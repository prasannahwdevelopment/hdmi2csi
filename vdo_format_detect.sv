==> flow/design.v <==
`timescale 1ns / 1ps
module vdo_format_detect (
  input         aclk,
  input         aresetn,
  input         s_axis_video_tlast,  
  input         s_axis_video_tuser,  
  input         s_axis_video_tvalid,
  output logic [11:0] pxlCnt,
  output logic [11:0] latchPxlCnt,
  output logic [11:0] lnCnt,
  output logic [11:0] latchLnCnt,
	output logic        oneSecPulse,
  output logic [5:0]  frameCnt,
	output logic [12:0] avgPxlCnt,
	output logic [12:0] avgLnCnt,
	output logic [1:0]  frameFormat  
);
enum bit [1:0] {NOVIDEO=2'd0,P60AT1080=2'd1,P30AT4K=2'd2,P60AT4K=2'd3} frameReslRate;
logic        rst;
logic [15:0] primaryCnt;
logic [12:0] secondaryCnt;
logic [02:0] secondsCnt;
assign rst = !aresetn;
always_ff @(posedge aclk) begin
  if(rst) begin
    pxlCnt <= 0;
    latchPxlCnt <= 0;
  end else if(s_axis_video_tlast & s_axis_video_tvalid) begin
    pxlCnt <= 0;
    latchPxlCnt <= pxlCnt;
  end else if(s_axis_video_tvalid) begin	
	  pxlCnt <= pxlCnt + 11'd1;
    latchPxlCnt <= latchPxlCnt;
  end
end
always_ff @(posedge aclk) begin
  if(rst) begin
    lnCnt <= 0;
    latchLnCnt <= 0;
  end else if(s_axis_video_tuser & s_axis_video_tvalid) begin
    lnCnt <= 0;
    latchLnCnt <= lnCnt;
  end else if(s_axis_video_tlast & s_axis_video_tvalid) begin	
	  lnCnt <= lnCnt + 11'd1;
    latchLnCnt <= latchLnCnt;
  end
end
always_ff @(posedge aclk) begin
  if(rst) begin
    primaryCnt <= 0;
  end else begin
	  primaryCnt <= primaryCnt + 16'd1;
  end
end
always_ff @(posedge aclk) begin
  if(rst) begin
    secondaryCnt <= 0;
  end else if(oneSecPulse) begin
    secondaryCnt <= 0;
  end else if(primaryCnt==16'hffff) begin
	  secondaryCnt <= secondaryCnt + 13'd1;
  end
end
always_ff @(posedge aclk) begin
  if(rst) begin
    oneSecPulse <= 0;
  end else if((secondaryCnt==13'd4578) & (!oneSecPulse)) begin
    oneSecPulse <= 1;
  end else begin
	  oneSecPulse <= 0;
  end
end
always_ff @(posedge aclk) begin
  if(rst) begin
    secondsCnt <= 0;
  end else if(oneSecPulse) begin
    secondsCnt <= secondsCnt + 3'd1;
  end
end
always_ff @(posedge aclk) begin
  if(rst) begin
    frameCnt <= 0;
	end else if(oneSecPulse) begin
    frameCnt <= 0;
  end else if(s_axis_video_tuser & s_axis_video_tvalid & (frameCnt<6'd63)) begin
	  frameCnt <= frameCnt + 6'd1;
  end
end
always_ff @(posedge aclk) begin
  if(rst) begin
    avgPxlCnt <= 0;
  end else if(lnCnt>11'd2) begin
    if(s_axis_video_tlast & s_axis_video_tvalid) begin	
	    avgPxlCnt <= (pxlCnt + latchPxlCnt)>>1;
		end
  end
end
always_ff @(posedge aclk) begin
  if(rst) begin
    avgLnCnt <= 0;
  end else if(frameCnt>6'd2) begin
    if(s_axis_video_tuser & s_axis_video_tvalid) begin	
	    avgLnCnt <= (lnCnt + latchLnCnt)>>1;
		end
  end
end
always_ff @(posedge aclk) begin
  if(rst) begin
    frameReslRate <= NOVIDEO;
  end else if(oneSecPulse & (secondsCnt>3'd1)) begin
    if((avgPxlCnt==13'd0) | (avgLnCnt==13'd0)) begin
      frameReslRate <= NOVIDEO;
		end else if((avgPxlCnt<=13'd1280) & (avgLnCnt<=13'd1600)) begin
	    frameReslRate <= P60AT1080;
		end else if((avgPxlCnt>13'd1900) & (avgLnCnt>13'd1600)) begin
	      frameReslRate <= P60AT4K;
		end else begin
	    frameReslRate <= frameReslRate;
		end
  end
end
assign frameFormat = frameReslRate;
endmodule
# Reports on vdo_format_detect
# Tool output for the design above, in the order of the flow.
# Lines are those of the file above, counted from 1.
# Operators: Yosys type, input widths -> output width; for muxes data width and select width s.
# Cell names lack the library's common part.
# A cell with n/a has no value.
dict set report inputs {
  top_module {vdo_format_detect}
  clock {aclk}
  library {sky130hd}
  corner {tt_025C_1v80}
}

# After elaboration
# Counts by Yosys on the flattened word-level netlist (proc, flatten, opt, wreduce; memories kept). Register bits leave out memories and registers merged into their read ports (data or address). Print and check cells are left out. Cells with the same type and inputs are merged into one.
dict set report bits {
  word_cells 53
  output_inout_bits 83
  inputBits 5
  reg_bits 113
}
dict set report classes {
  mux 4
  eq_ne 2
  logic 9
  reduce_logical 10
  compare 8
  add_sub_neg 8
}
# operator n
set ops {}
lappend ops {{$add 12x12->13} 2}
lappend ops {{$logic_not 13->1} 2}
lappend ops {{$add 12x1->12 const B} 2}
lappend ops {{$gt 12x11->1 const B} 2}
lappend ops {{$le 12x11->1 const B} 2}
lappend ops {{$add 16x1->16 const B} 1}
lappend ops {{$eq 16x16->1 const B} 1}
lappend ops {{$add 13x1->13 const B} 1}
lappend ops {{$eq 13x13->1 const B} 1}
lappend ops {{$gt 12x2->1 const B} 1}
lappend ops {{$and 1x1->1} 7}
lappend ops {{$reduce_and 2->1} 3}
lappend ops {{$reduce_or 2->1} 3}
lappend ops {{$add 6x1->6 const B} 1}
lappend ops {{$gt 6x2->1 const B} 1}
lappend ops {{$lt 6x6->1 const B} 1}
lappend ops {{$mux 2} 3}
lappend ops {{$add 3x1->3 const B} 1}
lappend ops {{$gt 3x1->1 const B} 1}
lappend ops {{$reduce_bool 3->1} 1}
lappend ops {{$or 1x1->1} 1}
lappend ops {{$not 1->1} 1}
lappend ops {{$logic_not 1->1} 1}
lappend ops {{$mux 1} 1}

# Longest topological paths
# Depth = most cells in a row (Yosys ltp): at word level without a register or memory, in the mapped netlist without a sequential cell, where the memories' decode and read muxes count.
dict set report depth {
  depth_word 5
  abc_area 0
  ltp_mapped 8
  ltp_nobuf 8
}

# Netlist
# The flow's flattened synthesis, as Yosys stat reports it; memories are mapped. The netlist is that of the ABC_AREA named above (0 if unset); the other value can give another one.
dict set report synth_totals {
  n_buf 27
  stdcells 678
  seq_area_um2 2262.2
  ff_cells 113
  mapped_area_um2 5637.9
}
# cell_type n type_area_um2
set types {}
lappend types {dfxtp_1 113 2262.17}
lappend types {nand2_1 109 409.142}
lappend types {ha_1 32 400.384}
lappend types {nor2_1 76 285.274}
lappend types {a21oi_1 56 280.269}
lappend types {xnor2_1 30 262.752}
lappend types {xor2_1 30 262.752}
lappend types {nand3_1 29 145.139}
lappend types {nand4_1 16 100.096}
lappend types {o21ai_0 19 95.091}
lappend types {a211oi_1 11 82.579}
lappend types {and3_1 13 81.328}
lappend types {nor4_1 13 81.328}
lappend types {clkbuf_1 19 71.318}
lappend types {or3_1 11 68.816}
lappend types {nor3_1 12 60.058}
lappend types {inv_1 14 52.55}
lappend types {fa_1 2 40.038}
# Other cell types: 45; their cells: 73.

# Timing after synthesis
# Source: OpenSTA report_checks on the synthesized netlist (no wires, ideal clock, input and output delay 20% of the period each), path of least setup slack; recovery checks are left aside. Register names are those of the netlist, which keeps one name where synthesis merged equal registers.
dict set report synth_timing {
  kind {register to register}
  startpoint {register pxlCnt[0]}
  endpoint {register avgPxlCnt[11]}
  n_path_buf 0
  setup_ns 0.131
  launch_ns 0.000
  delay_ns 2.229
  clock_period_ns 2.7
  arrival_ns 2.098
  required_time_ns 2.569
  slack_ns 0.470
  stages 9
  period_less_setup_slack_ns 2.23
}
# "delay_ns" = arrival - input delay + setup time.
# "stages" counts driving pins, that of a launching flip-flop among them; a cell with two outputs on the path counts twice.
# "period_less_setup_slack_ns" = period - worst setup slack (recovery checks aside). The figure is calculated, with input and output delays left at 20% of the set period.
# The rows between start and end are the longest chain of elaborated cells between them; the timing report does not say that the signal goes this way. Where chains are equally long, one stands for them.
# Each line given opens the expression or statement behind the cell; cells for indexed reads and writes are added by Yosys, which also makes memories of some case tables.
# A register here has more assigning lines than the two given.
dict set report synth_via {
  cell_sequence {dfxtp_1 -> and2_1 -> fa_1 -> a211oi_2 -> nor2_1 -> o221ai_1 -> o21ai_1 -> a2111oi_0 -> nor3_1}
  elab_chain_len 1
  cells_between 1
  lines_between 1
  cone_classes {add/sub: 1}
}
# element line_no
set synth_rtl {}
lappend synth_rtl {{start, declared} 8} ;# output logic [11:0] pxlCnt,
lappend synth_rtl {{start, assigned} 26} ;# pxlCnt <= 0;
lappend synth_rtl {{start, assigned} 32} ;# pxlCnt <= pxlCnt + 11'd1;
lappend synth_rtl {{$add 12x12->13} 94} ;# avgPxlCnt <= (pxlCnt + latchPxlCnt)>>1;
lappend synth_rtl {{end, assigned} 91} ;# avgPxlCnt <= 0;
lappend synth_rtl {{end, assigned} 94}
lappend synth_rtl {{end, declared} 14} ;# output logic [12:0] avgPxlCnt,

# Path in the finished layout
# Path of least setup slack in the final report of run A (OpenROAD, finished layout, wires in). Where an end is a register, its clock arrival counts in the times.
dict set report layout_timing {
  kind {register to register}
  startpoint {register lnCnt[1]}
  endpoint {register avgLnCnt[11]}
  slack_ns 1.05
  stages 9
  n_path_buf 0
  launch_ns 0.42
  setup_ns 0.11
  required_time_ns 3.89
  clock_period_ns 3.58
  arrival_ns 2.84
}
# The rows between start and end are the longest chain of elaborated cells between them; the timing report does not say that the signal goes this way. Where chains are equally long, one stands for them.
# A register here has more assigning lines than the two given.
dict set report layout_via {
  cell_sequence {dfxtp_1 -> inv_1 -> fa_1 -> nor2b_1 -> o31a_1 -> o22ai_2 -> o21ai_1 -> o21ai_0 -> a2111oi_0}
  elab_chain_len 1
  cells_between 1
  lines_between 1
  cone_classes {add/sub: 1}
}
# element line_no
set layout_rtl {}
lappend layout_rtl {{start, declared} 10} ;# output logic [11:0] lnCnt,
lappend layout_rtl {{start, assigned} 38} ;# lnCnt <= 0;
lappend layout_rtl {{start, assigned} 44} ;# lnCnt <= lnCnt + 11'd1;
lappend layout_rtl {{$add 12x12->13} 103} ;# avgLnCnt <= (lnCnt + latchLnCnt)>>1;
lappend layout_rtl {{end, assigned} 100} ;# avgLnCnt <= 0;
lappend layout_rtl {{end, assigned} 103}
lappend layout_rtl {{end, declared} 15} ;# output logic [12:0] avgLnCnt,

; Module vdo_format_detect, platform sky130hd: 2 stored runs of the flow (Yosys, OpenROAD) with differing settings, in no particular order. Input and output delays are each 20% of the period that was set; the output load is 0.01 pF.
; "period_reached_ns": clock period set for the run, less the worst setup slack. It is reckoned from that one timing run; input and output delays stay at 20% of the period that was set.
; "fin_power_mw": no workload was simulated; the value follows from the tool's default switching activity.

[run A: settings]
period_ns = 3.58
CORE_UTILIZATION = 17
PLACE_DENSITY_LB_ADDON = 0.29
CORE_ASPECT_RATIO = 1.21
CORE_MARGIN = 6
CELL_PAD_IN_SITES_DETAIL_PLACEMENT = 2
TNS_END_PERCENT = 10
GPL_TIMING_DRIVEN = 1
GPL_ROUTABILITY_DRIVEN = 0
CAP_MARGIN = 35
MIN_ROUTING_LAYER = met2
SLEW_MARGIN = 20
[run A: results]
worstSetupSlack_ns = 1.050
fin_hold_ws_ns = 0.465
period_reached_ns = 2.530
finalUtil_pct = 23.5
stdcell_area_um2 = 7569.8
die_footprint_um2 = 37698.5
setup_tns_ns = 0.000
yosys.chip_area_um2 = 5637.9
fin_power_mw = 3.196

[run B: settings]
period_ns = 4.09
CORE_UTILIZATION = 19
SETUP_SLACK_MARGIN = 1.05
PLACE_DENSITY_LB_ADDON = 0.13
CORE_MARGIN = 8
TNS_END_PERCENT = 75
GPL_ROUTABILITY_DRIVEN = 1
MAX_ROUTING_LAYER = met5
CAP_MARGIN = 20
SLEW_MARGIN = 20
[run B: results]
worstSetupSlack_ns = 1.340
fin_hold_ws_ns = 0.458
period_reached_ns = 2.750
finalUtil_pct = 25.6
stdcell_area_um2 = 7526.0
die_footprint_um2 = 35441.8
setup_tns_ns = 0.000
yosys.chip_area_um2 = 5637.9
fin_power_mw = 2.791
